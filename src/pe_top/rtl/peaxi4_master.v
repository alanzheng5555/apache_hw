==> flow/design.v <==
`timescale 1ns/1ps
module peaxi4_master #(
    parameter FIFO_DEPTH = 8,
    parameter MAX_BURST = 16
) (
    input  clk,
    input  rst_n,
    input  [31:0]  s_awaddr,
    input  [7:0]   s_awlen,
    input  [2:0]   s_awsize,
    input  [1:0]   s_awburst,
    input         s_awvalid,
    output        s_awready,
    input  [31:0]  s_wdata,
    input  [3:0]   s_wstrb,
    input         s_wlast,
    input         s_wvalid,
    output        s_wready,
    output [1:0]  s_bresp,
    output        s_bvalid,
    input         s_bready,
    input  [31:0]  s_araddr,
    input  [7:0]   s_arlen,
    input  [2:0]   s_arsize,
    input  [1:0]   s_arburst,
    input         s_arvalid,
    output        s_arready,
    output [31:0]  s_rdata,
    output [1:0]   s_rresp,
    output        s_rlast,
    output        s_rvalid,
    input         s_rready,
    output [31:0]  m_awaddr,
    output [7:0]   m_awlen,
    output [2:0]   m_awsize,
    output [1:0]   m_awburst,
    output        m_awvalid,
    input         m_awready,
    output [31:0]  m_wdata,
    output [3:0]   m_wstrb,
    output        m_wlast,
    output        m_wvalid,
    input         m_wready,
    input  [1:0]   m_bresp,
    input         m_bvalid,
    output        m_bready,
    output [31:0] m_araddr,
    output [7:0]  m_arlen,
    output [2:0]  m_arsize,
    output [1:0]  m_arburst,
    output       m_arvalid,
    input        m_arready,
    input  [31:0] m_rdata,
    input  [1:0]  m_rresp,
    input        m_rlast,
    input        m_rvalid,
    output       m_rready
);
    reg [31:0]  awaddr_fifo [0:FIFO_DEPTH-1];
    reg [7:0]   awlen_fifo [0:FIFO_DEPTH-1];
    reg         awvalid_fifo [0:FIFO_DEPTH-1];
    integer awptr, awcnt;
    always @(posedge clk or negedge rst_n) begin
        if (!rst_n) begin
            awptr <= 0;
            awcnt <= 0;
        end else begin
            if (s_awvalid && s_awready) begin
                awaddr_fifo[awptr] <= s_awaddr;
                awlen_fifo[awptr] <= s_awlen;
                awptr <= (awptr + 1) % FIFO_DEPTH;
            end
            awcnt <= awcnt + (s_awvalid && s_awready) - (m_awvalid && m_awready && m_awready);
        end
    end
    assign s_awready = (awcnt < FIFO_DEPTH - 1);
    assign m_awaddr  = awaddr_fifo[(awptr - awcnt) % FIFO_DEPTH];
    assign m_awlen   = awlen_fifo[(awptr - awcnt) % FIFO_DEPTH];
    assign m_awsize  = 3'b010;
    assign m_awburst = 2'b01;
    assign m_awvalid = (awcnt > 0);
    reg [31:0] wdata_fifo [0:FIFO_DEPTH*4-1];
    reg [3:0]  wstrb_fifo [0:FIFO_DEPTH*4-1];
    reg        wlast_fifo [0:FIFO_DEPTH*4-1];
    reg        wvalid_fifo [0:FIFO_DEPTH*4-1];
    integer wptr, wcnt;
    always @(posedge clk or negedge rst_n) begin
        if (!rst_n) begin
            wptr <= 0;
            wcnt <= 0;
        end else begin
            if (s_wvalid && s_wready) begin
                wdata_fifo[wptr] <= s_wdata;
                wstrb_fifo[wptr] <= s_wstrb;
                wlast_fifo[wptr] <= s_wlast;
                wptr <= (wptr + 1) % (FIFO_DEPTH*4);
            end
            wcnt <= wcnt + (s_wvalid && s_wready) - (m_wvalid && m_wready);
        end
    end
    assign s_wready = (wcnt < FIFO_DEPTH*4 - 1);
    assign m_wdata  = wdata_fifo[(wptr - wcnt) % (FIFO_DEPTH*4)];
    assign m_wstrb  = wstrb_fifo[(wptr - wcnt) % (FIFO_DEPTH*4)];
    assign m_wlast  = wlast_fifo[(wptr - wcnt) % (FIFO_DEPTH*4)];
    assign m_wvalid = (wcnt > 0);
    assign s_bresp  = m_bresp;
    assign s_bvalid = m_bvalid;
    assign m_bready = s_bready;
    reg [31:0] araddr_fifo [0:FIFO_DEPTH-1];
    reg [7:0]  arlen_fifo [0:FIFO_DEPTH-1];
    reg        arvalid_fifo [0:FIFO_DEPTH-1];
    integer arptr, arcnt;
    always @(posedge clk or negedge rst_n) begin
        if (!rst_n) begin
            arptr <= 0;
            arcnt <= 0;
        end else begin
            if (s_arvalid && s_arready) begin
                araddr_fifo[arptr] <= s_araddr;
                arlen_fifo[arptr] <= s_arlen;
                arptr <= (arptr + 1) % FIFO_DEPTH;
            end
            arcnt <= arcnt + (s_arvalid && s_arready) - (m_arvalid && m_arready);
        end
    end
    assign s_arready = (arcnt < FIFO_DEPTH - 1);
    assign m_araddr  = araddr_fifo[(arptr - arcnt) % FIFO_DEPTH];
    assign m_arlen   = arlen_fifo[(arptr - arcnt) % FIFO_DEPTH];
    assign m_arsize  = 3'b010;
    assign m_arburst = 2'b01;
    assign m_arvalid = (arcnt > 0);
    reg [31:0] rdata_fifo [0:FIFO_DEPTH*4-1];
    reg [1:0]  rresp_fifo [0:FIFO_DEPTH*4-1];
    reg        rlast_fifo [0:FIFO_DEPTH*4-1];
    reg        rvalid_fifo [0:FIFO_DEPTH*4-1];
    integer rptr, rcnt;
    always @(posedge clk or negedge rst_n) begin
        if (!rst_n) begin
            rptr <= 0;
            rcnt <= 0;
        end else begin
            if (m_rvalid && m_rready) begin
                rdata_fifo[rptr] <= m_rdata;
                rresp_fifo[rptr] <= m_rresp;
                rlast_fifo[rptr] <= m_rlast;
                rptr <= (rptr + 1) % (FIFO_DEPTH*4);
            end
            rcnt <= rcnt + (m_rvalid && m_rready) - (s_rvalid && s_rready);
        end
    end
    assign s_rdata   = rdata_fifo[(rptr - rcnt) % (FIFO_DEPTH*4)];
    assign s_rresp   = rresp_fifo[(rptr - rcnt) % (FIFO_DEPTH*4)];
    assign s_rlast   = rlast_fifo[(rptr - rcnt) % (FIFO_DEPTH*4)];
    assign s_rvalid  = (rcnt > 0);
    assign m_rready  = (rcnt < FIFO_DEPTH*4 - 1);
endmodule
* From RTL to reports: peaxi4_master
What the tools print for peaxi4_master, step after step. Lines are those of the file above, counted from 1. Not given: n/a
Design: top module peaxi4_master, clock input clk, standard-cell library sky130hd, corner tt_025C_1v80

* Word-level counts
Yosys after proc, flatten, opt, wreduce and memory -nomap, before mapping. Enables and synchronous resets that opt folds into registers are not counted as muxes. Print and check cells are not counted.
Bit counts: flip-flop bits (word level) 3092, output and inout port bits 174
Operators by class: add/sub/neg operators 16, magnitude comparators 8, equality and inequality tests 152, mux-type cells 10, bitwise logic cells 4, reductions and logical operators 105
Operators by type and width (count):
- case mux 32 bit (select 32 bit) | 2
- case mux 32 bit (select 8 bit) | 2
- == test 5 bit (second input constant) | 64
- AND reduction 3 bit | 80
- == test 5 x 4 -> 1 bit (second input constant) | 32
- adder 32 x 1 -> 32 bit | 4
- subtractor 32 x 1 -> 32 bit | 4
- > comparator 32 x 1 -> 1 bit (second input constant) | 4
- case mux 4 bit (select 32 bit) | 1
- case mux 8 bit (select 8 bit) | 2
- == test 5 x 3 -> 1 bit (second input constant) | 16
- < comparator 32 x 4 -> 1 bit (second input constant) | 2
- < comparator 32 x 6 -> 1 bit (second input constant) | 2
- case mux 2 bit (select 32 bit) | 1
- case mux 1 bit (select 32 bit) | 2
- == test 3 bit (second input constant) | 16
- == test 5 x 2 -> 1 bit (second input constant) | 8
- == test 3 x 2 -> 1 bit (second input constant) | 8
- == test 5 x 1 -> 1 bit (second input constant) | 4
- zero test 5 bit | 4
- adder 6 x 2 -> 7 bit (second input constant) | 2
- logical AND 1 bit | 13
- == test 3 x 1 -> 1 bit (second input constant) | 4
- zero test 3 bit | 4
- adder 4 x 2 -> 5 bit (second input constant) | 2
- subtractor 5 bit | 2
- OR reduction 5 bit | 2
- subtractor 3 bit | 2
Other operator kinds: 2; their cells: 6.

* Longest topological paths
Yosys ltp: most cells in a row. Word level: on the elaborated netlist, between registers, memories and ports. Mapped: between sequential cells and ports; inverters and the memories' decode and read muxes count.
Depth: word-level depth 4, ABC_AREA 0, mapped depth 21, depth with buffers taken out 20

* Mapped cells and area
Yosys stat after the flow's synthesis: flattened, memories mapped to cells. It holds for the ABC_AREA given above (unset counts as 0); a run with the other value may have another netlist.
Mapped netlist: standard cells after synthesis 7487, mapped area 121713.0 um^2, area of sequential cells 92008.2 um^2, flip-flop cells 3088, buffer cells 349
Cells by type:
- sky130_fd_sc_hd__edfxtp_1 | count 2944, total area 8.84E+04 um^2
- sky130_fd_sc_hd__a22oi_1 | count 652, total area 4.89E+03 um^2
- sky130_fd_sc_hd__dfrtp_1 | count 144, total area 3.6E+03 um^2
- sky130_fd_sc_hd__ha_1 | count 249, total area 3.12E+03 um^2
- sky130_fd_sc_hd__nand2_1 | count 502, total area 1.88E+03 um^2
- sky130_fd_sc_hd__a21oi_1 | count 312, total area 1.56E+03 um^2
- sky130_fd_sc_hd__a22o_1 | count 164, total area 1.44E+03 um^2
- sky130_fd_sc_hd__a221oi_1 | count 146, total area 1.28E+03 um^2
- sky130_fd_sc_hd__nor2_1 | count 304, total area 1.14E+03 um^2
- sky130_fd_sc_hd__clkbuf_1 | count 244, total area 915.878 um^2
- sky130_fd_sc_hd__mux4_2 | count 39, total area 878.342 um^2
- sky130_fd_sc_hd__inv_1 | count 228, total area 855.821 um^2
- sky130_fd_sc_hd__nand4_1 | count 130, total area 813.28 um^2
- sky130_fd_sc_hd__o21ai_0 | count 155, total area 775.744 um^2
- sky130_fd_sc_hd__mux2i_1 | count 77, total area 770.739 um^2
- sky130_fd_sc_hd__xnor2_1 | count 80, total area 700.672 um^2
- sky130_fd_sc_hd__o32a_1 | count 65, total area 650.624 um^2
- sky130_fd_sc_hd__nand3_1 | count 124, total area 620.595 um^2
Not listed: further types 75, cells in them 928.

* Timing after synthesis
Source: OpenSTA report_checks on the synthesized netlist (no wires, ideal clock, input and output delay 20% of the period each), path of least setup slack; recovery checks are left aside. Register names are those of the netlist, which keeps one name where synthesis merged equal registers.
Timing post-synthesis: path kind flip-flop to flip-flop, start point reg rcnt[4], end point reg rdata_fifo[28][0], clock period 5680 ps, setup time 471 ps, launch time at the first pin 0 ps, arrival 4324 ps, required time 5209 ps, path slack 885 ps, path delay 4795 ps, stages 9, path buffers 0, synthesis period reached 4795 ps
"path delay" = arrival - input delay + setup time. "stages": output pins that drive a net of the path, with the launching flip-flop's if there is one; two outputs of one cell count as two. "synthesis period reached" = period - worst setup slack (recovery checks aside). The figure is calculated, with input and output delays left at 20% of the set period. The rows between start and end are the longest chain of elaborated cells between them; the timing report does not say that the signal goes this way. Where chains are equally long, one stands for them. Each line given opens the expression or statement behind the cell; cells for indexed reads and writes are added by Yosys, which also makes memories of some case tables. Lines with a computed index may be missing from the assigning lines.
On the way, post-synthesis: cell sequence sky130_fd_sc_hd__dfrtp_1 -> sky130_fd_sc_hd__ha_1 -> sky130_fd_sc_hd__a41oi_1 -> sky130_fd_sc_hd__o2111ai_1 -> sky130_fd_sc_hd__a21oi_1 -> sky130_fd_sc_hd__o221ai_1 -> sky130_fd_sc_hd__xnor2_1 -> sky130_fd_sc_hd__nand3_1 -> sky130_fd_sc_hd__nor3_1, length of the longest elaborated chain 3
RTL lines, path post-synthesis:
- start: declaration | line 136 | integer rptr, rcnt;
- start: assignment | line 140 | rcnt <= 0;
- start: assignment | line 148 | rcnt <= rcnt + (m_rvalid && m_rready) - (s_rvalid && s_rready);
- < comparator 32 x 6 -> 1 bit | line 155 | assign m_rready  = (rcnt < FIFO_DEPTH*4 - 1);
- logical AND 1 bit | line 142 | if (m_rvalid && m_rready) begin
- AND reduction 3 bit
- end: declaration | line 132 | reg [31:0] rdata_fifo [0:FIFO_DEPTH*4-1];

* Path in the finished layout
Path of least setup slack in the final report of flow run 1 (OpenROAD, finished layout, wires in). Where an end is a register, its clock arrival counts in the times. The report prints the path's times to 10 ps; the period is as set.
Timing post-layout: path kind flip-flop to output port, start point reg rptr[0], end point out s_rdata[14], clock period 6970 ps, output delay 1390 ps, launch time at the first pin 840 ps, arrival 5450 ps, required time 5580 ps, path slack 130 ps, stages 17, path buffers 4
The rows between start and end are the longest chain of elaborated cells between them; the timing report does not say that the signal goes this way. Where chains are equally long, one stands for them.
On the way, post-layout: cell sequence sky130_fd_sc_hd__dfrtp_1 -> sky130_fd_sc_hd__inv_1 -> sky130_fd_sc_hd__ha_1 -> sky130_fd_sc_hd__inv_1 -> sky130_fd_sc_hd__fa_1 -> sky130_fd_sc_hd__a21o_1 -> sky130_fd_sc_hd__a21oi_4 -> sky130_fd_sc_hd__xor2_4 -> sky130_fd_sc_hd__buf_4 -> sky130_fd_sc_hd__a211oi_4 -> sky130_fd_sc_hd__buf_6 -> sky130_fd_sc_hd__buf_4 -> sky130_fd_sc_hd__a22oi_1 -> sky130_fd_sc_hd__o211ai_1 -> sky130_fd_sc_hd__nor4_1 -> sky130_fd_sc_hd__a21oi_1 -> sky130_fd_sc_hd__clkdlybuf4s50_1, length of the longest elaborated chain 3
RTL lines, path post-layout:
- start: declaration | line 136 | integer rptr, rcnt;
- start: assignment | line 139 | rptr <= 0;
- start: assignment | line 146 | rptr <= (rptr + 1) % (FIFO_DEPTH*4);
- subtractor 5 bit | line 151 | assign s_rdata   = rdata_fifo[(rptr - rcnt) % (FIFO_DEPTH*4)];
- == test 5 bit | line 151
- case mux 32 bit (select 32 bit) | line 151
- end: declaration | line 28 | output [31:0]  s_rdata,

Record of 2 stored runs of the RTL-to-layout flow on peaxi4_master, platform sky130hd. The runs are unordered. Constraints: input delay and output delay 20% of the set period each, output load 0.01 pF.
"period achieved" is the run's clock period less its worst setup slack. It is reckoned from that one timing run; input and output delays stay at 20% of the period that was set.
"critical setup path time" = time allowed to the worst setup path (clock period - input delay - output delay, where it has them) - its slack; a late launch clock adds to it, a late capture clock takes from it.
"critical setup path time" is known to 10 ps.

[flow run 1] flow files
==> flow/run.sh <==
#!/bin/bash
# the make line also repeats the synthesis and layout settings of config.mk as NAME=value (left out here)
make -C /OpenROAD-flow-scripts/flow DESIGN_CONFIG=/design/flow/config.mk WORK_HOME=/design/flow/orfs CLKGATE_MAP_FILE= finish
==> flow/config.mk <==
export PLATFORM = sky130hd
export DESIGN_NAME = peaxi4_master
export DESIGN_NICKNAME = peaxi4_master
export VERILOG_FILES = /design/flow/design.v
export SDC_FILE = /design/flow/constraint.sdc
export NUM_CORES = 4
export LEC_CHECK = 0
export CAP_MARGIN = 20
export CELL_PAD_IN_SITES_DETAIL_PLACEMENT = 0
export CELL_PAD_IN_SITES_GLOBAL_PLACEMENT = 0
export CORE_ASPECT_RATIO = 1.35
export CORE_MARGIN = 2
export CORE_UTILIZATION = 44
export PLACE_DENSITY = 0.65
export SLEW_MARGIN = 5
export TNS_END_PERCENT = 45
==> flow/constraint.sdc <==
create_clock -name core_clock -period 6.97 [get_ports {clk}]
set_input_delay 1.3940 -clock core_clock [delete_from_list [all_inputs] [get_ports {clk}]]
set_output_delay 1.3940 -clock core_clock [all_outputs]
set_load 0.01 [all_outputs]

[flow run 1] result: period achieved 6840 ps; setup slack of the worst path 130 ps; die footprint 280892.0 um^2; critical setup path time 5450 ps; worst setup path kind flip-flop to output port; final setup TNS 0 ps; standard-cell area of the final layout 141810.0 um^2; area of the synthesized netlist 121713.0 um^2; utilization in the final report 51.5 %

[flow run 2] flow files
==> flow/run.sh <==
#!/bin/bash
# the make line also repeats the synthesis and layout settings of config.mk as NAME=value (left out here)
make -C /OpenROAD-flow-scripts/flow DESIGN_CONFIG=/design/flow/config.mk WORK_HOME=/design/flow/orfs CLKGATE_MAP_FILE= finish
==> flow/config.mk <==
export PLATFORM = sky130hd
export DESIGN_NAME = peaxi4_master
export DESIGN_NICKNAME = peaxi4_master
export VERILOG_FILES = /design/flow/design.v
export SDC_FILE = /design/flow/constraint.sdc
export NUM_CORES = 4
export LEC_CHECK = 0
export ABC_AREA = 0
export CAP_MARGIN = 20
export CELL_PAD_IN_SITES_GLOBAL_PLACEMENT = 3
export CORE_ASPECT_RATIO = 0.59
export CORE_MARGIN = 2
export CORE_UTILIZATION = 55
export CTS_CLUSTER_SIZE = 28
export MAX_ROUTING_LAYER = met5
export PLACE_DENSITY = 0.75
export SLEW_MARGIN = 35
export TNS_END_PERCENT = 50
==> flow/constraint.sdc <==
create_clock -name core_clock -period 7.4 [get_ports {clk}]
set_input_delay 1.4800 -clock core_clock [delete_from_list [all_inputs] [get_ports {clk}]]
set_output_delay 1.4800 -clock core_clock [all_outputs]
set_load 0.01 [all_outputs]

[flow run 2] result: period achieved 7213 ps; setup slack of the worst path 187 ps; die footprint 225205.0 um^2; critical setup path time 5730 ps; worst setup path kind flip-flop to output port; final setup TNS 0 ps; standard-cell area of the final layout 139585.0 um^2; area of the synthesized netlist 121713.0 um^2; utilization in the final report 63.5 %
